==> flow/design.v <==
module scale_module ( input logic reset_n, clk, key,
					  output logic [7:0] scale,
					  output logic [7:0] LED) ;
logic [23:0] counter;
logic [23:0] next_counter;
logic [7:0] next_LED;
logic [7:0] next_scale;
always_comb
	begin
		next_scale = scale;
		next_LED = LED;
		next_counter = counter;
		if (counter == 9375000)
		begin
			if (key == 0)
				begin
				if (scale == 5)
					next_scale = 1;
				else
					next_scale = scale + 1;
				next_LED = next_scale;
				end
			next_counter = 0;
		end
		else 
			begin
			next_counter++;
			next_scale = next_scale;
			next_LED = next_LED;
			end
	end
always_ff @ (posedge clk)
	begin
		if (~reset_n)
			begin
			scale <= 1;
			LED <= 7'b0000000; 
			counter <= 0;
			end
		else
		begin
			scale <= next_scale;
			counter <= next_counter;
			LED <= next_LED;
		end
	end
endmodule 
Reports on scale_module. What the tools print for scale_module, step after step. Line numbers count from 1 in the design file above. Operators: Yosys type, input widths -> output width; for muxes data width and select width s. Cell names lack the library's common part. The mark n/a stands for no value.

Design top: scale_module. Clock port: clk. Cell library: sky130hd. Corner: tt_025C_1v80.

Word level. Yosys after proc, flatten, opt, wreduce and memory -nomap, before mapping. Enables and synchronous resets that opt folds into registers are not counted as muxes. Memory bits, and registers merged into a memory's read port (data or address), are not among the register bits. Print and check cells are not counted.

The figure for add/sub/neg operators is 2. The entry for equality and inequality tests reads 2. Under mux-type cells stands 1. For bitwise gates (word level) the number is 2. The entry for reduce/logical cells reads 2.

Operators by type and width (number): $add 24x1->24 const B (1); $eq 24x24->1 const B (1); $add 8x1->8 const B (1); $eq 8x3->1 const B (1); $mux 8 (1); $not 1->1 (2); $reduce_and 2->1 (1); $reduce_or 2->1 (1).

The figure for register bits after elaboration is 40. For input port bits the number is 3. Output and inout bits: 16.

Depth. Yosys ltp: most cells in a row. Word level: on the elaborated netlist, between registers, memories and ports. Mapped: between sequential cells and ports; inverters and the memories' decode and read muxes count.

For depth in word-level cells the number is 2. Under ABC_AREA stands 0. The entry for depth in mapped cells reads 7.

Synthesis result. The flow's flattened synthesis, as Yosys stat reports it; memories are mapped. The netlist is that of the ABC_AREA named above (0 if unset); the other value can give another one.

Cells by type: dfxtp_1 (number 33, total area 660.634 um^2); a21oi_1 (number 15, total area 75.072 um^2); xor2_1 (number 8, total area 70.067 um^2); nand3_1 (number 12, total area 60.058 um^2); nand4_1 (number 9, total area 56.304 um^2); nor2_1 (number 15, total area 56.304 um^2); and4_1 (number 6, total area 52.55 um^2); buf_4 (number 7, total area 52.55 um^2); or4_1 (number 7, total area 52.55 um^2); ha_1 (number 4, total area 50.048 um^2); o21ai_0 (number 9, total area 45.043 um^2); o31ai_1 (number 6, total area 45.043 um^2); nand2_1 (number 11, total area 41.29 um^2); or3_1 (number 6, total area 37.536 um^2); clkbuf_1 (number 8, total area 30.029 um^2); o32ai_1 (number 3, total area 26.275 um^2); xnor2_1 (number 3, total area 26.275 um^2); and3_1 (number 4, total area 25.024 um^2).

Other cell types: 17; their cells: 31.

The entry for cells in the netlist reads 197. Cell area after synthesis: 1677.9 um^2. Sequential part of the area: 660.6 um^2. The entry for mapped flip-flops reads 33. For buffers the number is 16.

Timing after synthesis. OpenSTA on the mapped netlist: ideal clock, no wires. The path of least setup slack (recovery checks aside). Input and output delay are each 20% of the period. Register names are those of the netlist, which keeps one name where synthesis merged equal registers.

Kind: input -> register. From: input key. To: register LED[4]. The figure for clock period is 4.36 ns. External input delay: 0.872 ns. The figure for time at the first pin is 0.872 ns. For data arrival time the number is 2.109 ns. For data required time the number is 4.290 ns. The entry for path slack reads 2.181 ns. For path delay the number is 1.307 ns. The entry for stages on the path reads 4. The entry for synthesis period reached reads 2.179 ns.

"path delay" is the arrival time less input delay plus setup time. "stages on the path": output pins that drive a net of the path, with the launching flip-flop's if there is one; two outputs of one cell count as two. "synthesis period reached" = period - worst setup slack (recovery checks aside). The figure is calculated, with input and output delays left at 20% of the set period. The rows between start and end are the longest chain of elaborated cells between them; the timing report does not say that the signal goes this way. Where chains are equally long, one stands for them. A line is the first line of the expression or statement that the cell stems from. Yosys adds cells for indexed reads and writes and turns some case tables into memories.

Path through: or4_1 > buf_2 > or4_1 > a21oi_1. For cells in the longest elaborated chain the number is 2. Under elaborated cells between the ends (all ways) stands 2. Those cells by class: 1 x logic; 1 x reduce/logical.

RTL lines, path after synthesis: start: declaration (RTL line 1) `module scale_module ( input logic reset_n, clk, key,`; $not 1->1; $reduce_and 2->1; end: assignment (RTL line 37) `LED <= 7'b0000000;`; end: assignment (RTL line 44) `LED <= next_LED;`; end: declaration (RTL line 3) `output logic [7:0] LED) ;`.

Timing after layout. From the final timing report of entry A: the path of least setup slack in the routed layout; clock arrival at registers is part of the times.

Kind: register -> register. From: register counter[7]. To: register LED[7]. The figure for clock period is 3.75 ns. The figure for time at the first pin is 0.33 ns. For data arrival time the number is 2.59 ns. For data required time the number is 3.99 ns. The entry for path slack reads 1.40 ns. The entry for stages on the path reads 5.

The rows between start and end are the longest chain of elaborated cells between them; the timing report does not say that the signal goes this way. Where chains are equally long, one stands for them.

Path through: dfxtp_1 > or4b_4 > nor4_1 > nand3_1 > o32ai_1. For cells in the longest elaborated chain the number is 2. Under elaborated cells between the ends (all ways) stands 2. Those cells by class: 1 x eq/ne; 1 x reduce/logical.

RTL lines, path post-layout: start: declaration (RTL line 4) `logic [23:0] counter;`; start: assignment (RTL line 38) `counter <= 0;`; start: assignment (RTL line 43) `counter <= next_counter;`; $eq 24x24->1 (RTL line 13) `if (counter == 9375000)`; $reduce_and 2->1; end: assignment (RTL line 37) `LED <= 7'b0000000;`; end: assignment (RTL line 44) `LED <= next_LED;`; end: declaration (RTL line 3) `output logic [7:0] LED) ;`.

Memo
Re: implementation data of scale_module

2 stored runs of scale_module in the flow (synthesis by Yosys, layout by OpenROAD, sky130hd cells), in arbitrary order. Constraints: input delay and output delay 20% of the set period each, output load 0.01 pF. By "reached clock period" is meant the clock period of the run minus its worst setup slack. This is arithmetic on one report: input and output delays are still those of the set period (20% each). "critical path time" means the part of the period allowed to the worst setup path (the constraints hold back 20% at inputs and 20% at outputs) less its slack; where the path has registers, the arrival times of their clocks count too. By "total power after layout" is meant OpenSTA's value without simulated activity: inputs other than the clock are taken to toggle once in ten clock periods, and the tool carries that through the logic.

Entry A has these settings: period_ns 3.75; CORE_UTILIZATION 50; SETUP_SLACK_MARGIN 0.59; PLACE_DENSITY_LB_ADDON 0.08; GPL_ROUTABILITY_DRIVEN 1; CTS_CLUSTER_SIZE 62; CTS_CLUSTER_DIAMETER 312; CAP_MARGIN 20; SLEW_MARGIN 5; CORE_MARGIN 2. The critical path time comes to 2.35 ns. Critical path type: register -> register. The utilization in the final report stands at 57.9%. The measured worst-case hold slack is 0.474 ns. The standard-cell area after layout stands at 1901.8 um^2. For the reached clock period the run shows 2.354 ns. The measured die footprint is 3835.3 um^2. The total power after layout stands at 0.5694 mW. The measured post-synthesis cell area is 1677.9 um^2. The total negative setup slack reads 0.000 ns. The worst setup slack after layout stands at 1.396 ns.

Entry B has these settings: period_ns 1.68; CORE_UTILIZATION 40; PLACE_DENSITY_LB_ADDON 0.22; CELL_PAD_IN_SITES_DETAIL_PLACEMENT 1; TNS_END_PERCENT 50; ABC_AREA 1; CTS_CLUSTER_DIAMETER 385; CAP_MARGIN 25; MAX_ROUTING_LAYER met4; CORE_MARGIN 2; SLEW_MARGIN 20. The critical path time comes to 1.29 ns. Critical path type: register -> output. The utilization in the final report stands at 48.6%. The measured worst-case hold slack is 0.470 ns. The standard-cell area after layout stands at 2483.6 um^2. For the reached clock period the run shows 1.623 ns. The measured die footprint is 5893.6 um^2. The total power after layout stands at 1.467 mW. The measured post-synthesis cell area is 2118.3 um^2. The total negative setup slack reads 0.000 ns. The worst setup slack after layout stands at 0.057 ns.
